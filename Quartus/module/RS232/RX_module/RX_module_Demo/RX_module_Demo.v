==> flow/design.v <==
module Detect_module
(
    CLK, RSTn,
	 RX_Pin_In,
	 H2L_Sig
);
    input CLK;
	 input RSTn;
	 input RX_Pin_In;
	 output H2L_Sig;
	 reg H2L_F1;
	 reg H2L_F2;
	 always @ ( posedge CLK or negedge RSTn )
	     if( !RSTn )
		      begin
				    H2L_F1 <= 1'b1;
					 H2L_F2 <= 1'b1;
				end
		  else
		      begin
				    H2L_F1 <= RX_Pin_In;
					 H2L_F2 <= H2L_F1;
				end
	assign H2L_Sig = H2L_F2 & !H2L_F1;
endmodule
module RX_module_Demo
(
    CLK, RSTn,
	 RX_Pin_In,
	 Number_Data
);
    input CLK;
	 input RSTn;
	 input RX_Pin_In;
    output [3:0]Number_Data;	
	 wire RX_Done_Sig;
	 wire [7:0]RX_Data;
	 Rx_module U1
	 (
	     .CLK( CLK ),
		  .RSTn( RSTn ),
		  .RX_Pin_In( RX_Pin_In ),    
		  .RX_En_Sig( RX_En_Sig ),    
		  .RX_Done_Sig( RX_Done_Sig ),   
		  .RX_Data( RX_Data )            
	 );
	 wire RX_En_Sig;
	 wire [7:0]Output_Data;
	 control_module U2
	 (
	     .CLK( CLK ),
	     .RSTn( RSTn ),
		  .RX_Done_Sig( RX_Done_Sig ),   
		  .RX_Data( RX_Data ),           
		  .RX_En_Sig( RX_En_Sig ),       
		  .Number_Data( Output_Data )    
	 );
	 assign Number_Data = Output_Data[3:0];
endmodule
module control_module
(
    CLK, RSTn,
	 RX_Done_Sig,
	 RX_Data,
	 RX_En_Sig,
	 Number_Data
);
    input CLK;
	 input RSTn;
	 input RX_Done_Sig;
	 input [7:0]RX_Data;
	 output RX_En_Sig;
	 output [7:0]Number_Data;
	 reg [7:0]rData;
	 reg isEn;
    always @ ( posedge CLK or negedge RSTn )
	     if( !RSTn )
		      rData <= 8'd0;
		  else if( RX_Done_Sig )     
		      begin rData <= RX_Data; isEn <= 1'b0; end
		  else isEn <= 1'b1;
	assign Number_Data = rData;
	assign RX_En_Sig = isEn;
endmodule
module Rx_module
(
    CLK, RSTn,
    RX_Pin_In, RX_En_Sig,
	 RX_Done_Sig, RX_Data
);
    input CLK;
	 input RSTn;
	 input RX_Pin_In;
	 input RX_En_Sig;
	 output [7:0]RX_Data;
	 output RX_Done_Sig;
	 wire H2L_Sig;
	 Detect_module U1
	 (
	     .CLK( CLK ),
		  .RSTn( RSTn ),
		  .RX_Pin_In( RX_Pin_In ),     
		  .H2L_Sig( H2L_Sig )          
	 );
	 wire BPS_CLK;
	 rx_bps_module U2
	 (
	     .CLK( CLK ),
		  .RSTn( RSTn ),
		  .Count_Sig( Count_Sig ),    
		  .BPS_CLK( BPS_CLK )         
	 );
	 wire Count_Sig;
	 rx_control_module U3
	 (
	     .CLK( CLK ),
		  .RSTn( RSTn ),
		  .H2L_Sig( H2L_Sig ),       
		  .RX_En_Sig( RX_En_Sig ),   
		  .RX_Pin_In( RX_Pin_In ),   
		  .BPS_CLK( BPS_CLK ),       
		  .Count_Sig( Count_Sig ),     
		  .RX_Data( RX_Data ),         
		  .RX_Done_Sig( RX_Done_Sig )  
	 );
endmodule
module rx_bps_module
(
    CLK, RSTn,
	 Count_Sig, 
	 BPS_CLK
);
    input CLK;
	 input RSTn;
	 input Count_Sig;
	 output BPS_CLK;
	 reg [12:0]Count_BPS;
	 always @ ( posedge CLK or negedge RSTn )
	    if( !RSTn )
		     Count_BPS <= 13'd0;
		 else if( Count_BPS == 13'd5207 )
		     Count_BPS <= 13'd0;
		 else if( Count_Sig )
		     Count_BPS <= Count_BPS + 1'b1;
		 else
		     Count_BPS <= 13'd0;
    assign BPS_CLK = ( Count_BPS == 12'd2604 ) ? 1'b1 : 1'b0;
endmodule
module rx_control_module
(
    CLK, RSTn,
	 H2L_Sig, RX_Pin_In, BPS_CLK, RX_En_Sig,
    Count_Sig, RX_Data, RX_Done_Sig
);
    input CLK;
	 input RSTn;
	 input H2L_Sig;
	 input RX_En_Sig;
	 input RX_Pin_In;
	 input BPS_CLK;
	 output Count_Sig;
	 output [7:0]RX_Data;
	 output RX_Done_Sig;
	 reg [3:0]i;
	 reg [7:0]rData;
	 reg isCount;
	 reg isDone;
	 always @ ( posedge CLK or negedge RSTn )
	     if( !RSTn )
		      begin 
		          i <= 4'd0;
					 rData <= 8'd0;
					 isCount <= 1'b0;
					 isDone <= 1'b0;	 
				end
		  else if( RX_En_Sig )
		      case ( i )
			       4'd0 :
					 if( H2L_Sig ) begin i <= i + 1'b1; isCount <= 1'b1; end
					 4'd1 : 
					 if( BPS_CLK ) begin i <= i + 1'b1; end
					 4'd2, 4'd3, 4'd4, 4'd5, 4'd6, 4'd7, 4'd8, 4'd9 :
					 if( BPS_CLK ) begin i <= i + 1'b1; rData[ i - 2 ] <= RX_Pin_In; end
					 4'd10 :
					 if( BPS_CLK ) begin i <= i + 1'b1; end
					 4'd11 :
					 if( BPS_CLK ) begin i <= i + 1'b1; end
					 4'd12 :
					 begin i <= i + 1'b1; isDone <= 1'b1; isCount <= 1'b0; end
					 4'd13 :
					 begin i <= 4'd0; isDone <= 1'b0; end
				endcase
	 assign Count_Sig = isCount;
	 assign RX_Data = rData;
	 assign RX_Done_Sig = isDone;
endmodule
==> Tool chain data of RX_module_Demo <==
What the tools print for RX_module_Demo, step after step.
Line numbers count from 1 in the design file above.
Operators carry their Yosys type and port widths (W data, S select, Z words).
Library cell names are shortened.
{ "setup": {"top_module": "RX_module_Demo", "clk_port": "CLK", "cell_library": "sky130hd", "lib_corner": "tt_025C_1v80"} }

==> After elaboration <==
Source: Yosys, flattened and elaborated, memories not mapped. Widths are those after wreduce. Registers that Yosys merges into a memory's read port (data or address) are not register bits. Print and check cells do not count. Equal cells are merged and count once.
{ "classes": {"n_mul": 0, "mux": 10, "div": 0, "logic": 4, "addsub": 4, "n_eq": 17, "shifts": 2, "n_cmp": 0, "reduce_and_logical": 11} }
{ "ops": {"columns": ["op", "count"], "rows": [
  ["$shift A1 B33 Y8", 1],
  ["$shift A1 B33 Y8 const A", 1],
  ["$neg A32 Y33", 1],
  ["$mux W13", 2],
  ["$eq A4 B4 Y1 const B", 6],
  ["$eq A4 B3 Y1 const B", 4],
  ["$pmux W4 S4", 1],
  ["$add A13 B1 Y13 const B", 1],
  ["$eq A13 B12 Y1 const B", 1],
  ["$eq A13 B13 Y1 const B", 1],
  ["$reduce_or A11 Y1", 1],
  ["$eq A4 B2 Y1 const B", 2],
  ["$and A8 B8 Y8", 1],
  ["$or A8 B8 Y8", 1],
  ["$not A8 Y8", 1],
  ["$reduce_or A8 Y1", 1],
  ["$mux W4", 2],
  ["$reduce_bool A7 Y1", 1],
  ["$reduce_and A3 Y1", 2],
  ["$sub A4 B2 Y5 const B", 1],
  ["$ne A2 B1 Y1 const B", 2],
  ["$reduce_bool A2 Y1", 2],
  ["$add A4 B1 Y4 const B", 1],
  ["$eq A4 B1 Y1 const B", 1],
  ["$logic_not A4 Y1", 1],
  ["$reduce_and A4 Y1", 1],
  ["$pmux W1 S2", 2],
  ["$mux W1", 3]
]} }
Other operator kinds: 3; their cells: 3.
{ "word_totals": {"clocked_rd_ports_x_width": 0, "ramBits": 0, "reg_bits": 34, "out_inout_bits": 4, "latchBits": 0, "mem_bits_ro": 0, "word_cells": 57, "memories": 0, "in_bits": 3} }

==> Logic depth <==
Longest topological path by Yosys (ltp), each cell counted once; first at word level (registers and memories cut), then after technology mapping (sequential cells cut; the memories' decode and read muxes count).
{ "depth": {"depth_word": 6, "ABC_AREA": 1, "ltp_mapped": 17, "depth_no_buf": 17} }

==> Synthesis result <==
Yosys stat after the flow's synthesis: flattened, memories mapped to cells. It holds for the ABC_AREA given above (unset counts as 0); a run with the other value may have another netlist.
The area totals of this step are shown rounded.
{ "by_type": {"columns": ["type", "count", "area_total_um2"], "rows": [
  ["dfrtp_1", 27, 675.648],
  ["nand2_1", 76, 285.274],
  ["ha_1", 16, 200.192],
  ["nor2_1", 47, 176.419],
  ["inv_1", 38, 142.637],
  ["xor2_1", 7, 61.309],
  ["nand3_1", 12, 60.058],
  ["dfstp_2", 2, 52.55],
  ["edfxtp_1", 1, 30.029],
  ["nor3_1", 6, 30.029],
  ["o21ai_0", 6, 30.029],
  ["o21ai_1", 6, 30.029],
  ["nand2_2", 4, 25.024],
  ["nand4_1", 4, 25.024],
  ["nor3b_2", 2, 25.024],
  ["or2_2", 4, 25.024],
  ["nand3_2", 2, 20.019],
  ["nand3_4", 1, 17.517]
]} }
Other cell types: 14; their cells: 19.
{ "synth_totals": {"ffs": 30, "mapped_cells": 280, "yosys_area_um2": 2050, "seq_area_um2": 758, "buf_cells": 1} }

==> Path before layout <==
Source: OpenSTA report_checks on the synthesized netlist (no wires, ideal clock, input and output delay 20% of the period each), path of least setup slack; recovery checks are left aside. Register names are those of the netlist, which keeps one name where synthesis merged equal registers.
{ "synth_path": {"path_type": "register -> register", "from": "register U1.U3.i[2]", "to": "register U1.U3.rData[1]", "clock_period_ps": 4060, "delay_ps": 2343, "setup_slack_ps": 1717, "arrival_ps": 2220, "launch_ps": 0, "path_stages": 16, "required_ps": 3937, "n_path_buf": 0, "setup_time_ps": 123, "synth_period_reached_ps": 2343} }
"delay_ps" is the arrival time less input delay plus setup time.
"path_stages" counts driving pins, that of a launching flip-flop among them; a cell with two outputs on the path counts twice.
"synth_period_reached_ps" is the clock period less the worst setup slack; recovery checks do not enter. This is arithmetic on one report: input and output delays are still those of the set period (20% each).
Between the ends stands the longest chain of elaborated cells between them, by number of cells; it is not shown to be the way that was timed. Of several equally long chains one is given.
Each line given opens the expression or statement behind the cell; cells for indexed reads and writes are added by Yosys, which also makes memories of some case tables.
A register here has more assigning lines than the two given.
Lines with a computed index may be missing from the assigning lines.
{ "synth_via": {"path_cell_list": "dfrtp_1 > inv_1 > ha_1 > inv_1 > nand2_1 > nand3_2 > or2_2 > ha_1 > inv_1 > nand2_1 > nor2_1 > nand3_1 > nand2_1 > nand4_1 > o21ai_0 > nand2_1", "elab_chain_len": 6, "cone_cells": 17, "lines_between": 2, "classes_between": "add/sub (2); eq/ne (8); shift (2); logic (3); reduce/logical (2)"} }
{ "synth_rtl": {"columns": ["item", "line_no", "rtl"], "rows": [
  ["start: declaration", 164, "reg [3:0]i;"],
  ["start: assignment", 181, "if( BPS_CLK ) begin i <= i + 1'b1; end"],
  ["start: assignment", 183, "if( BPS_CLK ) begin i <= i + 1'b1; rData[ i - 2 ] <= RX_Pin_In; end"],
  ["$sub A4 B2 Y5", 183, null],
  ["$neg A32 Y33", 183, null],
  ["$shift A1 B33 Y8", 183, null],
  ["$not A8 Y8", 183, null],
  ["$and A8 B8 Y8", 183, null],
  ["$or A8 B8 Y8", 183, null],
  ["end: assignment", 172, "rData <= 8'd0;"],
  ["end: declaration", 165, "reg [7:0]rData;"]
]} }

==> Worst path after layout <==
Path of least setup slack in the final report of run 1 (OpenROAD, finished layout, wires in). Where an end is a register, its clock arrival counts in the times.
The path's times are printed in steps of 10 ps; the period is the one set.
{ "layout_path": {"path_type": "register -> register", "from": "register U1.U3.i[0]", "to": "register U1.U3.rData[1]", "arrival_ps": 3020, "path_stages": 15, "clock_period_ps": 3450, "setup_time_ps": 110, "required_ps": 3610, "launch_ps": 270, "n_path_buf": 0, "setup_slack_ps": 590} }
Between the ends stands the longest chain of elaborated cells between them, by number of cells; it is not shown to be the way that was timed. Of several equally long chains one is given.
A register here has more assigning lines than the two given.
Lines with a computed index may be missing from the assigning lines.
{ "layout_via": {"path_cell_list": "dfrtp_1 > inv_1 > ha_1 > nand2_1 > nor2_1 > inv_1 > ha_1 > inv_1 > nand2_1 > nor2_1 > nand3_1 > nand2_1 > nand4_1 > o21ai_0 > nand2_1", "elab_chain_len": 6, "cone_cells": 17, "lines_between": 2, "classes_between": "add/sub (2); eq/ne (8); shift (2); logic (3); reduce/logical (2)"} }
{ "layout_rtl": {"columns": ["item", "line_no", "rtl"], "rows": [
  ["start: declaration", 164, "reg [3:0]i;"],
  ["start: assignment", 181, "if( BPS_CLK ) begin i <= i + 1'b1; end"],
  ["start: assignment", 183, "if( BPS_CLK ) begin i <= i + 1'b1; rData[ i - 2 ] <= RX_Pin_In; end"],
  ["$sub A4 B2 Y5", 183, null],
  ["$neg A32 Y33", 183, null],
  ["$shift A1 B33 Y8", 183, null],
  ["$not A8 Y8", 183, null],
  ["$and A8 B8 Y8", 183, null],
  ["$or A8 B8 Y8", 183, null],
  ["end: assignment", 172, "rData <= 8'd0;"],
  ["end: declaration", 165, "reg [7:0]rData;"]
]} }

Appendix: measured runs

Stored flow runs of RX_module_Demo (2 of them; Yosys, OpenROAD, sky130hd). They differ in their settings and are not a sequence. Constraints: input delay and output delay 20% of the set period each, output load 0.01 pF.
"achieved_period_ps" means the clock period less the worst setup slack. The figure is calculated, with input and output delays left at 20% of the set period.
By "worst_path_time_ps" is meant the share of the clock period that the worst setup path is allowed (20% is reserved at inputs, 20% at outputs), minus its slack. Clock arrival times at its registers enter into it.
By "total_power_uw" is meant OpenSTA's value without simulated activity: inputs other than the clock are taken to toggle once in ten clock periods, and the tool carries that through the logic.
"worst_path_time_ps" is known to 10 ps.
The results are shown rounded.
[
  {
    "run": "run 1",
    "settings": { "period_ns": 3.45, "CORE_UTILIZATION": 21, "SETUP_SLACK_MARGIN": -0.02, "PLACE_DENSITY_LB_ADDON": 0.01, "HOLD_SLACK_MARGIN": 0.05, "CORE_ASPECT_RATIO": 0.61, "CORE_MARGIN": 3, "CELL_PAD_IN_SITES_DETAIL_PLACEMENT": 0, "ABC_AREA": 1, "GPL_TIMING_DRIVEN": 1, "GPL_ROUTABILITY_DRIVEN": 1, "CTS_CLUSTER_DIAMETER": 67, "SLEW_MARGIN": 0, "MIN_ROUTING_LAYER": "met1", "MAX_ROUTING_LAYER": "met5", "CAP_MARGIN": 20 },
    "results": { "ys_area_um2": 2050, "total_die_area_um2": 11000, "finish.stdcell_area_um2": 2420, "util_pct": 26.1, "worstSetupSlack_ps": 589, "final_setup_tns_ps": 0, "ws_hold_ps": 367, "total_power_uw": 2080, "achieved_period_ps": 2861, "worst_path_time_ps": 2860, "path_kind": "register -> register" }
  },
  {
    "run": "run 2",
    "settings": { "period_ns": 1.95, "CORE_UTILIZATION": 66, "SETUP_SLACK_MARGIN": -0.07, "PLACE_DENSITY": 0.78, "CELL_PAD_IN_SITES_DETAIL_PLACEMENT": 1, "TNS_END_PERCENT": 100, "ABC_AREA": 1, "GPL_TIMING_DRIVEN": 1, "CTS_CLUSTER_SIZE": 96, "SLEW_MARGIN": 20, "MIN_ROUTING_LAYER": "met1", "CAP_MARGIN": 20, "CORE_MARGIN": 2 },
    "outcome": "not finished: placement ended with error DPL-0033"
  }
]
