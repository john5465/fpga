==> flow/design.v <==
module Multip_16(
	clk,rst_n,
	start,ain,bin,
	yout,done
);
input clk;
input rst_n;
input start;               
input[15:0] ain;
input[15:0] bin;
output[31:0] yout;
output done;              
reg[15:0] areg;
reg[15:0] breg;
reg[31:0] yout_r;
reg done_r;              
reg[4:0] i;                
always @(posedge clk, negedge rst_n)
	if(!rst_n) i <= 5'd0;
		else if (start && i < 5'd17) i <= i + 1'b1;
		else if (!start) i <= 5'd0;
always @(posedge clk, negedge rst_n)
	if(!rst_n) done_r <= 1'b0;
		else if(i == 5'd16) done_r = 1'b1;
		else if(i == 5'd17) done_r = 1'b0;
assign done = done_r;
always @(posedge clk, negedge rst_n)begin 
		if(!rst_n) begin
			areg <= 16'h0000;
			breg <= 16'h0000;
			yout_r <= 32'h00000000;
		end
		else if(start) begin           
			if(i == 5'd0) begin         
				areg <= ain;
				breg <= bin;
			end
			else if (i > 5'd0 && i < 5'd16) begin
				if(areg[i-1]) yout_r = {1'b0,yout[30:15]+breg,yout_r[14:1]};	 
				else yout_r <= yout_r>>1;	 
			end 
		else if(i == 5'd16 && areg[15]) yout_r[31:16] <= yout_r[31:16]+breg;	 
		end 
	end
assign yout = yout_r;
endmodule
Tool chain data of Multip_16
What the tools print for Multip_16, step after step.
Lines are those of the file above, counted from 1.
Operators carry their Yosys type and port widths (W data, S select, Z words).
Cell names lack the library's common part.
{"block": "setup", "design": "Multip_16", "clock": "clk", "library": "sky130hd", "pvt_corner": "tt_025C_1v80"}

Word-level counts
Counts by Yosys on the flattened word-level netlist (proc, flatten, opt, wreduce; memories kept). Register bits leave out memories and registers merged into their read ports (data or address). Print and check cells are left out. Cells with the same type and inputs are merged into one.
{"block": "word_totals", "in_bits": 35, "out_inout_bits": 33, "register_bits": 70, "elab_cells": 34}
{"block": "classes", "shifts": 1, "n_cmp": 3, "logic": 1, "n_eq": 3, "addsub": 4, "reduce_and_logical": 9, "muxes": 7}
{"block": "op_table", "cell": "$add A16 B16 Y16", "count": 2}
{"block": "op_table", "cell": "$mux W16", "count": 2}
{"block": "op_table", "cell": "$mux W31", "count": 1}
{"block": "op_table", "cell": "$shiftx A16 B6 Y1", "count": 1}
{"block": "op_table", "cell": "$lt A5 B5 Y1 const B", "count": 2}
{"block": "op_table", "cell": "$eq A5 B5 Y1 const B", "count": 2}
{"block": "op_table", "cell": "$mux W5", "count": 2}
{"block": "op_table", "cell": "$reduce_and A3 Y1", "count": 2}
{"block": "op_table", "cell": "$sub A5 B1 Y6 const B", "count": 1}
{"block": "op_table", "cell": "$add A5 B1 Y5 const B", "count": 1}
{"block": "op_table", "cell": "$gt A5 B1 Y1 const B", "count": 1}
{"block": "op_table", "cell": "$logic_not A5 Y1", "count": 1}
{"block": "op_table", "cell": "$reduce_bool A2 Y1", "count": 2}
{"block": "op_table", "cell": "$logic_and A1 B1 Y1", "count": 3}
{"block": "op_table", "cell": "$ne A2 B1 Y1 const B", "count": 1}
{"block": "op_table", "cell": "$reduce_and A2 Y1", "count": 1}
{"block": "op_table", "cell": "$mux W1", "count": 2}
{"block": "op_table", "cell": "$not A1 Y1", "count": 1}

Longest topological paths
Depth = most cells in a row (Yosys ltp): at word level without a register or memory, in the mapped netlist without a sequential cell, where the memories' decode and read muxes count.
{"block": "depth", "depth_word": 4, "ABC_AREA": 0, "depth_mapped": 12, "mapped_depth_nobuf": 11}

Netlist
The flow's flattened synthesis, as Yosys stat reports it; memories are mapped. The netlist is that of the ABC_AREA named above (0 if unset); the other value can give another one.
Totals and module areas in this step are rounded.
{"block": "mapped", "ff_cells": 70, "buffers": 16, "yosys_area_um2": 4520, "mapped_cells": 432, "seqArea_um2": 1750}
{"block": "by_type", "type": "dfrtp_1", "count": 70, "area_total_um2": 1751.68}
{"block": "by_type", "type": "mux2_2", "count": 46, "area_total_um2": 517.997}
{"block": "by_type", "type": "ha_1", "count": 33, "area_total_um2": 412.896}
{"block": "by_type", "type": "a21oi_1", "count": 30, "area_total_um2": 150.144}
{"block": "by_type", "type": "xnor2_1", "count": 15, "area_total_um2": 131.376}
{"block": "by_type", "type": "nand2_1", "count": 33, "area_total_um2": 123.869}
{"block": "by_type", "type": "o21ai_0", "count": 22, "area_total_um2": 110.106}
{"block": "by_type", "type": "xor2_1", "count": 12, "area_total_um2": 105.101}
{"block": "by_type", "type": "mux2i_1", "count": 10, "area_total_um2": 100.096}
{"block": "by_type", "type": "nor2_1", "count": 26, "area_total_um2": 97.594}
{"block": "by_type", "type": "a21o_1", "count": 8, "area_total_um2": 60.058}
{"block": "by_type", "type": "o21bai_1", "count": 7, "area_total_um2": 52.55}
{"block": "by_type", "type": "a222oi_1", "count": 5, "area_total_um2": 50.048}
{"block": "by_type", "type": "mux4_2", "count": 2, "area_total_um2": 45.043}
{"block": "by_type", "type": "nor3_1", "count": 9, "area_total_um2": 45.043}
{"block": "by_type", "type": "inv_1", "count": 11, "area_total_um2": 41.29}
{"block": "by_type", "type": "fa_1", "count": 2, "area_total_um2": 40.038}
{"block": "by_type", "type": "a22oi_1", "count": 5, "area_total_um2": 37.536}
Other cell types: 44; their cells: 86.

Timing after synthesis
Source: OpenSTA report_checks on the synthesized netlist (no wires, ideal clock, input and output delay 20% of the period each), path of least setup slack; recovery checks are left aside. Register names are those of the netlist, which keeps one name where synthesis merged equal registers.
{"block": "synth_path", "path_kind": "register to register", "startpoint": "reg i[0]", "endpoint": "reg yout_r[26]", "t_arrival_ns": 2.299, "required_ns": 2.686, "launch_ns": 0.000, "path_stages": 12, "setup_time_ns": 0.134, "n_path_buf": 2, "path_slack_ns": 0.387, "period_ns": 2.82, "delay_ns": 2.433, "period_less_setup_slack_ns": 2.433}
"delay_ns" is the arrival time less input delay plus setup time.
"path_stages": output pins that drive a net of the path, with the launching flip-flop's if there is one; two outputs of one cell count as two.
"period_less_setup_slack_ns" is the clock period less the worst setup slack; recovery checks do not enter. This is arithmetic on one report: input and output delays are still those of the set period (20% each).
Between the ends stands the longest chain of elaborated cells between them, by number of cells; it is not shown to be the way that was timed. Of several equally long chains one is given.
A line is the first line of the expression or statement that the cell stems from. Yosys adds cells for indexed reads and writes and turns some case tables into memories.
At most two assigning lines are given for a register; there are more.
{"block": "synth_between", "cell_sequence": "dfrtp_1 -> buf_6 -> inv_1 -> ha_1 -> xor2_4 -> mux2i_1 -> o22ai_1 -> o31ai_2 -> buf_6 -> nor2_2 -> a222oi_1 -> o21ai_1", "elab_chain_len": 4, "cone_cells": 14, "cone_classes": "add/sub (1); compare (2); eq/ne (1); shift (1); mux (3); logic (1); reduce/logical (5)"}
{"block": "synth_rtl", "element": "start, declared", "line": 17, "source": "reg[4:0] i;"}
{"block": "synth_rtl", "element": "start, assigned", "line": 19, "source": "if(!rst_n) i <= 5'd0;"}
{"block": "synth_rtl", "element": "start, assigned", "line": 20, "source": "else if (start && i < 5'd17) i <= i + 1'b1;"}
{"block": "synth_rtl", "element": "$sub A5 B1 Y6", "line": 39, "source": "if(areg[i-1]) yout_r = {1'b0,yout[30:15]+breg,yout_r[14:1]};"}
{"block": "synth_rtl", "element": "$shiftx A16 B6 Y1", "line": 39}
{"block": "synth_rtl", "element": "$mux W31", "line": 39}
{"block": "synth_rtl", "element": "$mux W16", "line": 38, "source": "else if (i > 5'd0 && i < 5'd16) begin"}
{"block": "synth_rtl", "element": "end, assigned", "line": 39}
{"block": "synth_rtl", "element": "end, assigned", "line": 40, "source": "else yout_r <= yout_r>>1;"}
{"block": "synth_rtl", "element": "end, declared", "line": 15, "source": "reg[31:0] yout_r;"}

Worst path after layout
From the final timing report of flow run 1: the path of least setup slack in the routed layout; clock arrival at registers is part of the times.
{"block": "layout_path", "path_kind": "register to register", "startpoint": "reg breg[1]", "endpoint": "reg yout_r[28]", "launch_ns": 0.34, "n_path_buf": 2, "period_ns": 2.49, "setup_time_ns": 0.13, "path_stages": 13, "t_arrival_ns": 2.65, "path_slack_ns": 0.05, "required_ns": 2.70}
Between the ends stands the longest chain of elaborated cells between them, by number of cells; it is not shown to be the way that was timed. Of several equally long chains one is given.
At most two assigning lines are given for a register; there are more.
{"block": "layout_between", "cell_sequence": "dfrtp_1 -> buf_4 -> inv_2 -> fa_2 -> nor2b_4 -> o31ai_4 -> a21oi_2 -> o41ai_2 -> buf_4 -> o21ai_4 -> xor2_1 -> a222oi_1 -> o21ai_1", "elab_chain_len": 3, "cone_cells": 5, "cone_lines": 3, "cone_classes": "add/sub (2); mux (3)"}
{"block": "layout_rtl", "element": "start, declared", "line": 14, "source": "reg[15:0] breg;"}
{"block": "layout_rtl", "element": "start, assigned", "line": 30, "source": "breg <= 16'h0000;"}
{"block": "layout_rtl", "element": "start, assigned", "line": 36, "source": "breg <= bin;"}
{"block": "layout_rtl", "element": "$add A16 B16 Y16", "line": 42, "source": "else if(i == 5'd16 && areg[15]) yout_r[31:16] <= yout_r[31:16]+breg;"}
{"block": "layout_rtl", "element": "$mux W16", "line": 42}
{"block": "layout_rtl", "element": "$mux W16", "line": 38, "source": "else if (i > 5'd0 && i < 5'd16) begin"}
{"block": "layout_rtl", "element": "end, assigned", "line": 39, "source": "if(areg[i-1]) yout_r = {1'b0,yout[30:15]+breg,yout_r[14:1]};"}
{"block": "layout_rtl", "element": "end, assigned", "line": 40, "source": "else yout_r <= yout_r>>1;"}
{"block": "layout_rtl", "element": "end, declared", "line": 15, "source": "reg[31:0] yout_r;"}

Multip_16 through Yosys and OpenROAD on sky130hd: 2 stored runs, unordered, with their settings and measured results. The constraints put input and output delay at 20% of the set period each and load the outputs with 0.01 pF.
"achievedPeriod_ns" means the clock period less the worst setup slack. The figure is calculated, with input and output delays left at 20% of the set period.
"total_power_w" is the tool's figure for a default switching activity; nothing was simulated.
Values from the reports are rounded here.

{"run": "flow run 1", "settings": { "period_ns": 2.49, "CAP_MARGIN": 20, "CORE_MARGIN": 2, "CORE_UTILIZATION": 40, "SLEW_MARGIN": 20 }, "results": { "synth_area_um2": 4520, "design_die_area_um2": 12200, "finish.stdcell_area_um2": 6210, "util_frac": 0.568, "setup_worst_slack_ns": 0.053, "timing.setup.tns_ns": 0.000, "total_power_w": 0.0075, "achievedPeriod_ns": 2.437 }}
{"run": "flow run 2", "settings": { "period_ns": 2.14, "CORE_UTILIZATION": 58, "PLACE_DENSITY": 0.88, "CORE_MARGIN": 8, "CELL_PAD_IN_SITES_GLOBAL_PLACEMENT": 1, "TNS_END_PERCENT": 15, "CTS_CLUSTER_SIZE": 78, "MIN_ROUTING_LAYER": "met1", "CAP_MARGIN": 20, "SLEW_MARGIN": 20 }, "results": { "synth_area_um2": 4520, "design_die_area_um2": 10900, "finish.stdcell_area_um2": 6490, "util_frac": 0.849, "setup_worst_slack_ns": -0.309, "timing.setup.tns_ns": -3.85, "total_power_w": 0.00904, "achievedPeriod_ns": 2.449 }}
